==> flow/design.v <==
module seg7(
    input [3:0] n,
    output [7:0] seg
    );
    assign seg[0] = n==0 || n==2 || n==3 || n==5 || n==6 || n==7 || n==8 || n==9;
    assign seg[1] = n==0 || n==1 || n==2 || n==3 || n==4 || n==7 || n==8 || n==9;
    assign seg[2] = n==0 || n==1 || n==3 || n==4 || n==5 || n==6 || n==7 || n==8 || n==9;
    assign seg[3] = n==0 || n==2 || n==3 || n==5 || n==6 || n==8 || n==9;
    assign seg[4] = n==0 || n==2 || n==6 || n==8;
    assign seg[5] = n==0 || n==4 || n==5 || n==6 || n==7 || n==8 || n==9;
    assign seg[6] = n==2 || n==3 || n==4 || n==5 || n==6 || n==8 || n==9;
    assign seg[7] = 1'bz;
endmodule
module show_digit(
		input clk, rstb,dot,
		input [31:0] numbers,
		output [7:0] digit,
		output reg [7:0] seg_data
	);
	wire [7:0]data[7:0];
	genvar i;
	generate for(i=0;i<8;i=i+1) begin
		seg7 seg(.n(numbers[4*i+3:4*i]),.seg(data[i]));
	end endgenerate
	reg [2:0]d;
	assign digit = 2**d;
	always@(posedge clk or negedge rstb) begin
		if (!rstb) begin
			d = 0;
			seg_data = 0;
		end
		else begin
			d = d + 1;
			seg_data = data[7-d];
			seg_data[7] = dot & (d==7 | d==5 | d==3);
		end
	end
endmodule
---- Tool chain data of show_digit ----
What the tools print for show_digit, step after step.
Lines are those of the file above, counted from 1.
Cell names lack the library's common part.
The mark -- stands for no value.
set-up
  top module .............................. show_digit
  clock port .............................. clk
  library ................................. sky130hd
  library corner .......................... tt_025C_1v80

---- Elaborated design ----
Counts by Yosys on the flattened word-level netlist (proc, flatten, opt, wreduce; memories kept). Register bits leave out memories and registers merged into their read ports (data or address); mux counts leave out enables and synchronous resets folded into registers. Print and check cells are left out. Cells with the same type and inputs are merged into one.
operators by class
  add/subtract/negate cells ............... 2
  equality and inequality tests ........... 82
  shift-type cells ........................ 1
  muxes and demuxes ....................... 1
  bitwise gates (word level) .............. 3
  reduce/logical cells .................... 305
operators by type and width
  cell                                                                count
  1-bit logical OR                                                    296
  4-bit by 3-bit == test with 1-bit output (second input constant)    32
  4-bit by 2-bit == test with 1-bit output (second input constant)    16
  4-bit == test (second input constant)                               16
  7-bit case mux with 8-bit select                                    1
  4-bit by 1-bit == test with 1-bit output (second input constant)    8
  4-bit logical NOT                                                   8
  3-bit == test (second input constant)                               6
  3-bit by 2-bit == test with 1-bit output (second input constant)    3
  2-bit by 3-bit << shifter with 8-bit output (first input constant)  1
  3-bit by 1-bit adder with 3-bit output (second input constant)      1
  3-bit by 1-bit == test with 1-bit output (second input constant)    1
  3-bit subtractor (first input constant)                             1
  3-bit logical NOT                                                   1
  1-bit OR                                                            2
  1-bit AND                                                           1
word-level totals
  bits in registers ....................... 11
  bits of input ports ..................... 35
  output and inout bits ................... 16
  elaborated cells ........................ 396

---- Logic depth ----
Longest topological path by Yosys (ltp), each cell counted once; first at word level (registers and memories cut), then after technology mapping (sequential cells cut; the memories' decode and read muxes count).
logic depth
  depth in word-level cells ............... 10
  ABC_AREA ................................ 1
  depth in mapped cells ................... 11
  gate-level depth less buffers ........... 10

---- After synthesis ----
The flow's flattened synthesis, as Yosys stat reports it; memories are mapped. The netlist is that of the ABC_AREA named above (0 if unset); the other value can give another one.
The area totals of this step are shown rounded.
cells by type
  cell type  count  area in all (um2)
  nand2_1    151    566.794
  dfrtp_1    11     275.264
  nor2_1     60     225.216
  inv_1      54     202.694
  nand3_1    32     160.154
  o21ai_0    22     110.106
  ha_1       6      75.072
  inv_2      11     41.29
  a21oi_1    7      35.034
  nand4_1    4      25.024
  nor2_2     4      25.024
  o21ai_1    5      25.024
  nand3b_1   2      15.014
  nor3_1     3      15.014
  o211ai_1   2      15.014
  nand2_2    2      12.512
  nand3_2    1      10.01
  o21ai_2    1      8.758
Other cell types: 7; their cells: 7.
mapped netlist
  standard cells after synthesis .......... 385
  synthesis area .......................... 1,890 um2
  area of sequential cells ................ 275 um2
  flip-flop cells ......................... 11
  buffers ................................. 1

---- Path before layout ----
OpenSTA on the mapped netlist: ideal clock, no wires. The path of least setup slack (recovery checks aside). Input and output delay are each 20% of the period. Register names are those of the netlist, which keeps one name where synthesis merged equal registers.
timing path after synthesis
  kind .................................... register to register
  from .................................... register d[2]
  to ...................................... register seg_data[2]
  clock period ............................ 2.73 ns
  setup time .............................. 0.069 ns
  time at the first pin ................... 0.000 ns
  arrival time ............................ 1.578 ns
  data required time ...................... 2.661 ns
  path slack .............................. 1.083 ns
  delay of the path ....................... 1.647 ns
  driving pins on the path ................ 9
  buffers on the path ..................... 1
  period reached after synthesis .......... 1.647 ns
"delay of the path" = arrival - input delay + setup time.
"driving pins on the path" counts driving pins, that of a launching flip-flop among them; a cell with two outputs on the path counts twice.
"period reached after synthesis" = period - worst setup slack (recovery checks aside). The figure is calculated, with input and output delays left at 20% of the set period.
Between the ends stands the longest chain of elaborated cells between them, by number of cells; it is not shown to be the way that was timed. Of several equally long chains one is given.
Each line given opens the expression or statement behind the cell; cells for indexed reads and writes are added by Yosys, which also makes memories of some case tables.
on the way, after synthesis
  cell sequence ........................... dfrtp_1 > clkbuf_1 > inv_1 > ha_1 > nand2_1 > inv_2 > nor2_2 > o221ai_1 > nand3_1
  cells in the longest elaborated chain ... 4
  elaborated cells on any way between the ends .. 11
  RTL lines with such cells ............... 2
  those cells by class .................... add/sub (2); eq/ne (7); mux (1); reduce/logical (1)
RTL lines, path after synthesis
  item                                    line  RTL
  from (decl)                             25    reg [2:0]d;
  from (assign)                           29    d = 0;
  from (assign)                           33    d = d + 1;
  3-bit by 1-bit adder with 3-bit output  33
  3-bit subtractor                        34    seg_data = data[7-d];
  3-bit == test                           34
  7-bit case mux with 8-bit select        34
  to (assign)                             30    seg_data = 0;
  to (assign)                             34
  to (decl)                               18    output reg [7:0] seg_data

---- Timing after layout ----
From the final timing report of run 2: the path of least setup slack in the routed layout; clock arrival at registers is part of the times.
timing path after layout
  kind .................................... register to output
  from .................................... register d[1]
  to ...................................... output digit[1]
  clock period ............................ 1.51 ns
  output delay ............................ 0.30 ns
  time at the first pin ................... 0.24 ns
  arrival time ............................ 1.31 ns
  data required time ...................... 1.21 ns
  path slack .............................. -0.10 ns
  driving pins on the path ................ 6
  buffers on the path ..................... 1
Between the ends stands the longest chain of elaborated cells between them, by number of cells; it is not shown to be the way that was timed. Of several equally long chains one is given.
on the way, after layout
  cell sequence ........................... dfrtp_1 > inv_2 > ha_2 > inv_1 > nor2_1 > clkdlybuf4s15_2
  cells in the longest elaborated chain ... 1
  elaborated cells on any way between the ends .. 1
  RTL lines with such cells ............... 1
  those cells by class .................... shift (1)
RTL lines, path after layout
  item                                         line  RTL
  from (decl)                                  25    reg [2:0]d;
  from (assign)                                29    d = 0;
  from (assign)                                33    d = d + 1;
  2-bit by 3-bit << shifter with 8-bit output  26    assign digit = 2**d;
  to (decl)                                    17    output [7:0] digit,

Below are 2 stored runs of the flow (Yosys, OpenROAD; platform sky130hd) on show_digit, each with its settings and what was measured, unordered. Constraints: input delay and output delay 20% of the set period each, output load 0.01 pF.
"total power of the final layout" rests on the timing tool's default activity at the inputs, not on a simulated workload.
Values from the reports are rounded here.

======== run 1 ========
==> flow/run.sh <==
#!/bin/bash
# the make line also repeats the synthesis and layout settings of config.mk as NAME=value (left out here)
make -C /OpenROAD-flow-scripts/flow DESIGN_CONFIG=/design/flow/config.mk WORK_HOME=/design/flow/orfs CLKGATE_MAP_FILE= finish
==> flow/config.mk <==
export PLATFORM = sky130hd
export DESIGN_NAME = show_digit
export DESIGN_NICKNAME = show_digit
export VERILOG_FILES = /design/flow/design.v
export SDC_FILE = /design/flow/constraint.sdc
export NUM_CORES = 4
export LEC_CHECK = 0
export CAP_MARGIN = 20
export CELL_PAD_IN_SITES_GLOBAL_PLACEMENT = 3
export CORE_MARGIN = 2
export CORE_UTILIZATION = 60
export PLACE_DENSITY_LB_ADDON = 0.13
export SETUP_SLACK_MARGIN = -0.12
export SLEW_MARGIN = 20
==> flow/constraint.sdc <==
create_clock -name core_clock -period 1.58 [get_ports {clk}]
set_input_delay 0.3160 -clock core_clock [delete_from_list [all_inputs] [get_ports {clk}]]
set_output_delay 0.3160 -clock core_clock [all_outputs]
set_load 0.01 [all_outputs]

-------- run 1 --------
  not finished: placement ended with error FLW-0024

======== run 2 ========
==> flow/run.sh <==
#!/bin/bash
# the make line also repeats the synthesis and layout settings of config.mk as NAME=value (left out here)
make -C /OpenROAD-flow-scripts/flow DESIGN_CONFIG=/design/flow/config.mk WORK_HOME=/design/flow/orfs CLKGATE_MAP_FILE= finish
==> flow/config.mk <==
export PLATFORM = sky130hd
export DESIGN_NAME = show_digit
export DESIGN_NICKNAME = show_digit
export VERILOG_FILES = /design/flow/design.v
export SDC_FILE = /design/flow/constraint.sdc
export NUM_CORES = 4
export LEC_CHECK = 0
export ABC_AREA = 1
export CAP_MARGIN = 20
export CORE_MARGIN = 9
export CORE_UTILIZATION = 40
export CTS_CLUSTER_DIAMETER = 397
export GPL_ROUTABILITY_DRIVEN = 1
export MIN_ROUTING_LAYER = met1
export PLACE_DENSITY_LB_ADDON = 0.28
export SETUP_SLACK_MARGIN = -0.01
export SLEW_MARGIN = 35
export TNS_END_PERCENT = 25
==> flow/constraint.sdc <==
create_clock -name core_clock -period 1.51 [get_ports {clk}]
set_input_delay 0.3020 -clock core_clock [delete_from_list [all_inputs] [get_ports {clk}]]
set_output_delay 0.3020 -clock core_clock [all_outputs]
set_load 0.01 [all_outputs]

-------- measured, run 2 --------
  post-synthesis cell area ................ 1,890 um2
  standard-cell area after routing ........ 2,910 um2
  overall die area ........................ 7,520 um2
  worst setup slack after layout .......... -0.097 ns
  total power of the final layout ......... 1.13 mW
