==> flow/design.v <==
`timescale 1ns / 1ps
module digit_rom(input [3:0] rom, input [6:0] row, input [6:0] col,  
    output reg digit
     ); 
    always @ *
    begin
      case (rom)  
        4'd0: digit <= (row <= 6 || row >= 121 || col <= 6 || col >= 57);  
        4'd1: digit <= ((row>=0 && row <= 127) && (col>=28 && col <= 34));  
        4'd2: digit <= (row <= 6 || row >= 121 || (row >= 60 && row <= 66) || (col <=6 && row >=66) || (col >= 57 && row <=60));  
        4'd3: digit <= (row <=6 || row >= 121 || (row >= 60 && row <= 66) || col >= 57);  
        4'd4: digit <= ((row >= 60 && row <= 66) || (col <=6 && row <= 60) || col >= 57);  
        4'd5: digit <= (row <= 6 || row >= 121 || (row >= 60 && row <= 66) || (col <=6 && row <=60) || (col >= 57 && row >= 66));  
        4'd6: digit <= (row <=6 || row >= 121 || (row >= 60 && row <= 66) || col<=6 || (col >= 57 && row >= 66));  
        4'd7: digit <= ((row <= 6 && row > 0) || col >= 57);  
        4'd8: digit <= (row <= 6 || row >= 121 || (row >= 60 && row <= 66) || col <= 6 || col >= 57);  
        4'd9: digit <= (row <= 6 || row >= 121 || (row >= 60 && row <= 66) || col >= 57 || (col <= 6 && row <= 60));  
        4'd10: digit <= (((col>=28 && col <= 34) && (row >= 50 && row <= 55)) || ((col>=28 && col <= 34) && (row >= 71 && row <= 76))); 
        4'd11: digit <= ((col>=28 && col <= 34) && row >=121) ? 1:0;  
        default: digit = 0;  
      endcase
    end  
endmodule
module pixel_clk_generation(
    input clk,input display_on,input [9:0] pixel_x,input [9:0] pixel_y,
    input [5:0] sec,input [5:0] min,input [5:0] hour,input [5:0] curr_hour,input [5:0] curr_min,input [17:0] current,input [17:0] sw_time, 
    input [17:0] date,input [17:0] t,
    output reg [3:0] R_data,output reg [3:0] G_data,output reg [3:0] B_data
    );
    wire [3:0] hr10, hr1, min10, min1, sec10, sec1, yr1000, yr100, yr10, yr1, mon10, mon1, day10, day1, c1, c2, p1, p2;
    assign p1 = 4'd11;  
    assign p2 = 4'd11; 
    assign c1 = 4'd10;  
    assign c2 = 4'd10;
    assign hr10 = (hour / 10) | (curr_hour / 10) | (current[17:12] / 10) | (sw_time[17:12] / 10) | (t[17:12] / 10); 
    assign hr1 = (hour % 10) | (curr_hour % 10) | (current[17:12] % 10) | (sw_time[17:12] % 10) | (t[17:12] % 10);
    assign min10 = (min / 10) | (curr_min / 10) | (current[11:6] / 10) | (sw_time[11:6] / 10) | (t[11:6] / 10);
    assign min1 = (min % 10) | (curr_min % 10) | (current[11:6] % 10) | (sw_time[11:6] % 10) | (t[11:6] % 10);
    assign sec10 = (sec / 10) | (current[5:0] / 10) | (sw_time[5:0] / 10) | (t[5:0] / 10);
    assign sec1 = (sec % 10) | (current[5:0] % 10) | (sw_time[5:0] % 10) | (t[5:0] % 10);
    assign yr1000 = 4'b0010; 
    assign yr100 = 4'b0000; 
    assign yr10 = (date[17:12] / 10) % 10;  
    assign yr1 = date[17:12] % 10;  
    assign mon10 = date[11:6] / 10;  
    assign mon1 = date[11:6] % 10;  
    assign day10 = date[5:0] / 10;  
    assign day1 = date[5:0] % 10;  
    wire digit;  
    reg [3:0] rom;  
    wire [6:0] row;  
    wire [6:0] col;  
    reg [9:0] rom_x;  
    reg [9:0] rom_y;  
    digit_rom digit_rom_inst(.rom(rom), .row(col), .col(row), .digit(digit));
    localparam hr10_x_s = 70;
    localparam hr10_x_e = 134;
    localparam hr1_x_s = 140;
    localparam hr1_x_e = 204;
    localparam min10_x_s = 280;
    localparam min10_x_e = 344;
    localparam min1_x_s = 350;
    localparam min1_x_e = 414;
    localparam sec10_x_s = 490;
    localparam sec10_x_e = 554;
    localparam sec1_x_s = 560;
    localparam sec1_x_e = 624;
    localparam yr1000_x_s = 100;
    localparam yr1000_x_e = 164;
    localparam yr100_x_s = 170;
    localparam yr100_x_e = 234;
    localparam yr10_x_s = 240;
    localparam yr10_x_e = 304;
    localparam yr1_x_s = 310;
    localparam yr1_x_e = 374;
    localparam mon10_x_s = 450;
    localparam mon10_x_e = 514;
    localparam mon1_x_s = 520;
    localparam mon1_x_e = 584;
    localparam day10_x_s = 660;
    localparam day10_x_e = 724;
    localparam day1_x_s = 730;
    localparam day1_x_e = 794;
    localparam c1_x_s = 210;
    localparam c1_x_e = 274;
    localparam c2_x_s = 420;
    localparam c2_x_e = 484;    
    localparam p1_x_s = 380;
    localparam p1_x_e = 444;
    localparam p2_x_s = 590;
    localparam p2_x_e = 654;
    always @ (posedge clk)  
    begin  
      if (display_on)  
      begin 
        if (pixel_y >= 478 && pixel_y <= 605)  
        begin 
           rom_y <= pixel_y - 478;  
           if (pixel_x >= hr10_x_s && pixel_x <= hr10_x_e)  
           begin 
               rom_x <= pixel_x - hr10_x_s;  
               rom <= hr10;  
           end
           else if (pixel_x >= hr1_x_s && pixel_x <= hr1_x_e)  
           begin
               rom_x <= pixel_x - hr1_x_s;  
               rom <= hr1;  
           end
           else if (pixel_x >= min10_x_s && pixel_x <= min10_x_e)  
           begin
               rom_x <= pixel_x - min10_x_s;  
               rom <= min10;  
           end
           else if (pixel_x >= min1_x_s && pixel_x <= min1_x_e)  
           begin
               rom_x <= pixel_x - min1_x_s;  
               rom <= min1;  
           end
           else if (pixel_x >= sec10_x_s && pixel_x <= sec10_x_e)  
           begin
               rom_x <= pixel_x - sec10_x_s;  
               rom <= sec10;  
           end
           else if (pixel_x >= sec1_x_s && pixel_x <= sec1_x_e)  
           begin
               rom_x <= pixel_x - sec1_x_s;  
               rom <= sec1;  
           end
           else if (pixel_x >= c1_x_s && pixel_x <= c1_x_e)  
           begin
               rom_x <= pixel_x - c1_x_s;  
               rom <= c1;  
           end
           else if (pixel_x >= c2_x_s && pixel_x <= c2_x_e)  
           begin
               rom_x <= pixel_x - c2_x_s;  
               rom <= c2;  
           end
           else
           begin 
               rom = 4'b1111;  
           end
        end
        else if (pixel_y >= 100 && pixel_y <= 228)  
        begin
           rom_y <= pixel_y - 100;  
           if (pixel_x >= yr1000_x_s && pixel_x <= yr1000_x_e)  
           begin 
               rom_x <= pixel_x - yr1000_x_s;  
               rom <= yr1000;  
           end
           else if (pixel_x >= yr100_x_s && pixel_x <= yr100_x_e)  
           begin
               rom_x <= pixel_x - yr100_x_s;  
               rom <= yr100;  
           end
           else if (pixel_x >= yr10_x_s && pixel_x <= yr10_x_e)  
           begin
               rom_x <= pixel_x - yr10_x_s;  
               rom <= yr10;  
           end
           else if (pixel_x >= yr1_x_s && pixel_x <= yr1_x_e)  
           begin
               rom_x <= pixel_x - yr1_x_s;  
               rom <= yr1;  
           end
           else if (pixel_x >= mon10_x_s && pixel_x <= mon10_x_e)  
           begin
               rom_x <= pixel_x - mon10_x_s;  
               rom <= mon10;  
           end
           else if (pixel_x >= mon1_x_s && pixel_x <= mon1_x_e)  
           begin
               rom_x <= pixel_x - mon1_x_s;  
               rom <= mon1;  
           end
           else if (pixel_x >= day10_x_s && pixel_x <= day10_x_e)  
           begin
               rom_x <= pixel_x - day10_x_s;  
               rom <= day10;  
           end
           else if (pixel_x >= day1_x_s && pixel_x <= day1_x_e)  
           begin
               rom_x <= pixel_x - day1_x_s;  
               rom <= day1;  
           end
           else if (pixel_x >= p1_x_s && pixel_x <= p1_x_e)  
           begin
               rom_x = pixel_x - p1_x_s;  
               rom = p1;  
           end
           else if (pixel_x >= p2_x_s && pixel_x <= p2_x_e)  
           begin
               rom_x <= pixel_x - p2_x_s;  
               rom <= p2;  
           end
           else
           begin 
               rom <= 4'b1111;  
           end
        end
        else
        begin 
           rom <= 4'b1111;  
        end
        if (digit)  
        begin 
            R_data <= 4'b1111;
            G_data <= 4'b1111;
            B_data <= 4'b1111;
        end 
        else 
        begin 
            R_data <= 4'b0000;
            G_data <= 4'b0000;
            B_data <= 4'b0000;
        end
      end
      else 
      begin 
        R_data <= 4'b0000;
        G_data <= 4'b0000;
        B_data <= 4'b0000;
      end 
    end    
    assign row = rom_x [6:0];  
    assign col = rom_y [6:0];  
endmodule
== Reports on pixel_clk_generation ==
What the tools print for pixel_clk_generation, step after step.
Line numbers count from 1 in the design file above.
Library cell names are shortened.
The mark - stands for no value.
Inputs
  top module: pixel_clk_generation
  clock: clk
  cell library: sky130hd
  corner: tt_025C_1v80

== Word level ==
Source: Yosys, flattened and elaborated, memories not mapped. Widths are those after wreduce. Registers that Yosys merges into a memory's read port (data or address) are not register bits. Print and check cells do not count. Equal cells are merged and count once.
Word-level totals
  register bits after elaboration: 22
  bits of input ports: 124
Cells by class
  add/sub/neg operators: 20
  div/mod/pow operators: 35
  $lt $le $gt $ge: 57
  equal/unequal tests: 12
  mux-type cells: 45
  bitwise logic cells: 22
  reduce/logical cells: 56
Operators by type and width (count)
  6-bit by 4-bit divider with 32-bit output with constant B: 17
  6-bit by 4-bit remainder unit with 32-bit output with constant B: 17
  7-bit 2-to-1 mux: 22
  32-bit by 4-bit remainder unit with 32-bit output with constant B: 1
  4-bit OR: 22
  7-bit subtractor with constant B: 12
  10-bit less-or-equal comparator with constant B: 8
  10-bit by 9-bit greater-or-equal comparator with 1-bit output with constant B: 8
  10-bit by 9-bit less-or-equal comparator with 1-bit output with constant B: 7
  4-bit 2-to-1 mux: 17
  10-bit greater-or-equal comparator with constant B: 5
  10-bit by 8-bit less-or-equal comparator with 1-bit output with constant B: 5
  10-bit by 8-bit greater-or-equal comparator with 1-bit output with constant B: 4
  1-bit logical AND: 34
  10-bit by 7-bit greater-or-equal comparator with 1-bit output with constant B: 3
  7-bit by 6-bit subtractor with 7-bit output with constant B: 4
  7-bit by 6-bit greater-or-equal comparator with 1-bit output with constant B: 3
  7-bit by 6-bit less-or-equal comparator with 1-bit output with constant B: 3
  7-bit greater-or-equal comparator with constant B: 3
  7-bit less-or-equal comparator with constant B: 3
  1-bit logical OR: 17
  4-bit by 3-bit == test with 1-bit output with constant B: 4
  4-bit == test with constant B: 4
  7-bit by 3-bit less-or-equal comparator with 1-bit output with constant B: 2
  7-bit by 4-bit subtractor with 7-bit output with constant B: 2
  7-bit by 5-bit subtractor with 7-bit output with constant B: 2
  1-bit parallel mux with 12-bit select: 1
  3-bit 2-to-1 mux: 4
Other operator kinds: 12; their cells: 13.

== Logic depth ==
Longest topological path by Yosys (ltp), each cell counted once; first at word level (registers and memories cut), then after technology mapping (sequential cells cut; the memories' decode and read muxes count).
Logic depth
  depth in word-level cells: 14
  ABC_AREA: 0
  mapped depth: 27
  mapped depth without buffers: 22

== After synthesis ==
Yosys stat after the flow's synthesis: flattened, memories mapped to cells. It holds for the ABC_AREA given above (unset counts as 0); a run with the other value may have another netlist.
Cells by type
  ha_1: count 69, area in all 863.328 sq um
  o21ai_0: count 114, area in all 570.547 sq um
  a21oi_1: count 113, area in all 565.542 sq um
  edfxtp_1: count 18, area in all 540.518 sq um
  nand2_1: count 141, area in all 529.258 sq um
  nor2_1: count 96, area in all 360.346 sq um
  nand3_1: count 66, area in all 330.317 sq um
  inv_1: count 85, area in all 319.056 sq um
  o211ai_1: count 41, area in all 307.795 sq um
  a211oi_1: count 37, area in all 277.766 sq um
  a31oi_1: count 36, area in all 225.216 sq um
  buf_4: count 21, area in all 157.651 sq um
  xnor2_1: count 18, area in all 157.651 sq um
  nor3_1: count 31, area in all 155.149 sq um
  nand4_1: count 24, area in all 150.144 sq um
  buf_2: count 28, area in all 140.134 sq um
  mux2i_1: count 14, area in all 140.134 sq um
  a21o_1: count 18, area in all 135.13 sq um
Not listed: further types 100, cells in them 461.
Synthesis totals
  cells in the netlist: 1431
  mapped area: 9683.0 sq um
  area of sequential cells: 560.5 sq um
  mapped flip-flops: 19
  buffer cells: 97
The figures by module come from a second, unflattened synthesis with its own total; it is not the netlist above.
Second synthesis, totals
  cell total of the unflattened synthesis: 1413
  area (unflattened synthesis): 9417.8 sq um
Each row is one instance without its submodules.
By module
  pixel_clk_generation: instances 1, cells 1335, area 8947.3 sq um, seq. area 560.5 sq um
  digit_rom: instances 1, cells 78, area 470.5 sq um, seq. area 0.0 sq um

== Worst setup path after synthesis ==
Source: OpenSTA report_checks on the synthesized netlist (no wires, ideal clock, input and output delay 20% of the period each), path of least setup slack; recovery checks are left aside. Register names are those of the netlist, which keeps one name where synthesis merged equal registers.
Timing path after synthesis
  path kind: input-to-reg
  start: input pixel_x[1]
  end: register rom[2]
  clock period: 5490 ps
  external input delay: 1098 ps
  time at the first pin: 1098 ps
  arrival time: 5565 ps
  slack: -346 ps
  delay of the path: 4739 ps
  stages: 25
  buffers on the path: 5
  period reached after synthesis: 5836 ps
"delay of the path" = arrival - input delay + setup time.
"stages" counts driving pins, that of a launching flip-flop among them; a cell with two outputs on the path counts twice.
"period reached after synthesis" = period - worst setup slack (recovery checks aside). The figure is calculated, with input and output delays left at 20% of the set period.
The rows between start and end are the longest chain of elaborated cells between them; the timing report does not say that the signal goes this way. Where chains are equally long, one stands for them.
A line is the first line of the expression or statement that the cell stems from. Yosys adds cells for indexed reads and writes and turns some case tables into memories.
At most two assigning lines are given for a register; there are more.
Between the ends, after synthesis
  cells stage by stage: buf_2 > buf_1 > inv_1 > ha_1 > nor4bb_2 > o2111a_1 > nor2_1 > buf_2 > buf_2 > clkbuf_1 > o21ai_0 > ha_1 > inv_1 > nand2_1 > ha_1 > inv_1 > a32oi_1 > a31o_2 > nor3_1 > a21boi_2 > ha_1 > a221oi_1 > o21ai_1 > a21oi_1 > or4_1
  cells in the longest elaborated chain: 14
  elaborated cells between the ends (all ways): 74
  RTL lines with such cells: 20
  those cells by class: compare: 36; mux: 20; reduce/logical: 18
RTL lines, path after synthesis
  start: declaration: line 25  | input clk,input display_on,input [9:0] pixel_x,input [9:0] pixel_y,
  10-bit greater-or-equal comparator: line 192  | else if (pixel_x >= p2_x_s && pixel_x <= p2_x_e)
  1-bit logical AND: line 192
  3-bit 2-to-1 mux: line 192
  3-bit 2-to-1 mux: line 187  | else if (pixel_x >= p1_x_s && pixel_x <= p1_x_e)
  4-bit 2-to-1 mux: line 182  | else if (pixel_x >= day1_x_s && pixel_x <= day1_x_e)
  4-bit 2-to-1 mux: line 177  | else if (pixel_x >= day10_x_s && pixel_x <= day10_x_e)
  4-bit 2-to-1 mux: line 172  | else if (pixel_x >= mon1_x_s && pixel_x <= mon1_x_e)
  4-bit 2-to-1 mux: line 167  | else if (pixel_x >= mon10_x_s && pixel_x <= mon10_x_e)
  4-bit 2-to-1 mux: line 162  | else if (pixel_x >= yr1_x_s && pixel_x <= yr1_x_e)
  4-bit 2-to-1 mux: line 157  | else if (pixel_x >= yr10_x_s && pixel_x <= yr10_x_e)
  4-bit 2-to-1 mux: line 152  | else if (pixel_x >= yr100_x_s && pixel_x <= yr100_x_e)
  4-bit 2-to-1 mux: line 147  | if (pixel_x >= yr1000_x_s && pixel_x <= yr1000_x_e)
  4-bit 2-to-1 mux: line 144  | else if (pixel_y >= 100 && pixel_y <= 228)
  4-bit 2-to-1 mux: line 96  | if (pixel_y >= 478 && pixel_y <= 605)
  end: assignment: line 102  | rom <= hr10;
  end: assignment: line 107  | rom <= hr1;
  end: declaration: line 50  | reg [3:0] rom;

== Worst path after layout ==
From the final timing report of run 1: the path of least setup slack in the routed layout; clock arrival at registers is part of the times.
The path's times are printed in steps of 10 ps; the period is the one set.
Timing path after layout
  path kind: input-to-reg
  start: input pixel_x[3]
  end: register rom[2]
  clock period: 4480 ps
  external input delay: 900 ps
  time at the first pin: 900 ps
  arrival time: 4950 ps
  slack: -460 ps
  stages: 25
  buffers on the path: 7
The rows between start and end are the longest chain of elaborated cells between them; the timing report does not say that the signal goes this way. Where chains are equally long, one stands for them.
At most two assigning lines are given for a register; there are more.
Between the ends, after layout
  cells stage by stage: buf_8 > buf_8 > ha_4 > buf_6 > nor4bb_4 > buf_4 > o211ai_4 > buf_6 > buf_6 > nand3_4 > a311oi_4 > a21oi_4 > buf_6 > a31oi_4 > a21oi_2 > ha_2 > and2_4 > a311oi_4 > xnor2_1 > ha_1 > a21oi_2 > a22o_1 > nor2_2 > a21oi_1 > or4_1
  cells in the longest elaborated chain: 14
  elaborated cells between the ends (all ways): 74
  RTL lines with such cells: 20
  those cells by class: compare: 36; mux: 20; reduce/logical: 18
RTL lines, path after layout
  start: declaration: line 25  | input clk,input display_on,input [9:0] pixel_x,input [9:0] pixel_y,
  10-bit greater-or-equal comparator: line 192  | else if (pixel_x >= p2_x_s && pixel_x <= p2_x_e)
  1-bit logical AND: line 192
  3-bit 2-to-1 mux: line 192
  3-bit 2-to-1 mux: line 187  | else if (pixel_x >= p1_x_s && pixel_x <= p1_x_e)
  4-bit 2-to-1 mux: line 182  | else if (pixel_x >= day1_x_s && pixel_x <= day1_x_e)
  4-bit 2-to-1 mux: line 177  | else if (pixel_x >= day10_x_s && pixel_x <= day10_x_e)
  4-bit 2-to-1 mux: line 172  | else if (pixel_x >= mon1_x_s && pixel_x <= mon1_x_e)
  4-bit 2-to-1 mux: line 167  | else if (pixel_x >= mon10_x_s && pixel_x <= mon10_x_e)
  4-bit 2-to-1 mux: line 162  | else if (pixel_x >= yr1_x_s && pixel_x <= yr1_x_e)
  4-bit 2-to-1 mux: line 157  | else if (pixel_x >= yr10_x_s && pixel_x <= yr10_x_e)
  4-bit 2-to-1 mux: line 152  | else if (pixel_x >= yr100_x_s && pixel_x <= yr100_x_e)
  4-bit 2-to-1 mux: line 147  | if (pixel_x >= yr1000_x_s && pixel_x <= yr1000_x_e)
  4-bit 2-to-1 mux: line 144  | else if (pixel_y >= 100 && pixel_y <= 228)
  4-bit 2-to-1 mux: line 96  | if (pixel_y >= 478 && pixel_y <= 605)
  end: assignment: line 102  | rom <= hr10;
  end: assignment: line 107  | rom <= hr1;
  end: declaration: line 50  | reg [3:0] rom;

pixel_clk_generation through Yosys and OpenROAD on sky130hd: 2 stored runs, unordered, with their settings and measured results. The constraints put input and output delay at 20% of the set period each and load the outputs with 0.01 pF.
"clock period reached" is the run's clock period less its worst setup slack. It is reckoned from that one timing run; input and output delays stay at 20% of the period that was set.
"worst path time" = time allowed to the worst setup path (clock period - input delay - output delay, where it has them) - its slack; a late launch clock adds to it, a late capture clock takes from it.
"total power after layout" rests on the timing tool's default activity at the inputs, not on a simulated workload.
"worst path time" is given in steps of 10 ps.

==> run 1: settings <==
{ "period_ns": 4.48, "CAP_MARGIN": 20, "CORE_MARGIN": 2, "CORE_UTILIZATION": 40, "SLEW_MARGIN": 20 }
==> run 1: results <==
worst path time: 4050 ps
worst setup path kind: input-to-reg
post-route utilization: 71.1%
setup total negative slack: -1507 ps
clock period reached: 4945 ps
worst hold slack in the final report: 801 ps
smallest setup slack: -465 ps
area inside the die boundary: 25467.4 sq um
total power after layout: 2.907 mW
standard-cell area after routing: 16788.6 sq um
area of the synthesized netlist: 9683.0 sq um

==> run 2: settings <==
{ "period_ns": 8.77, "CORE_UTILIZATION": 25, "PLACE_DENSITY_LB_ADDON": 0.07, "CELL_PAD_IN_SITES_GLOBAL_PLACEMENT": 3, "CELL_PAD_IN_SITES_DETAIL_PLACEMENT": 0, "ABC_AREA": 0, "CTS_CLUSTER_DIAMETER": 308, "SLEW_MARGIN": 25, "MAX_ROUTING_LAYER": "met4", "CAP_MARGIN": 20, "CORE_MARGIN": 2 }
==> run 2: results <==
worst path time: 5880 ps
worst setup path kind: input-to-reg
post-route utilization: 30.5%
setup total negative slack: 0 ps
clock period reached: 7638 ps
worst hold slack in the final report: 816 ps
smallest setup slack: 1132 ps
area inside the die boundary: 40322.6 sq um
total power after layout: 1.042 mW
standard-cell area after routing: 11748.8 sq um
area of the synthesized netlist: 9683.0 sq um
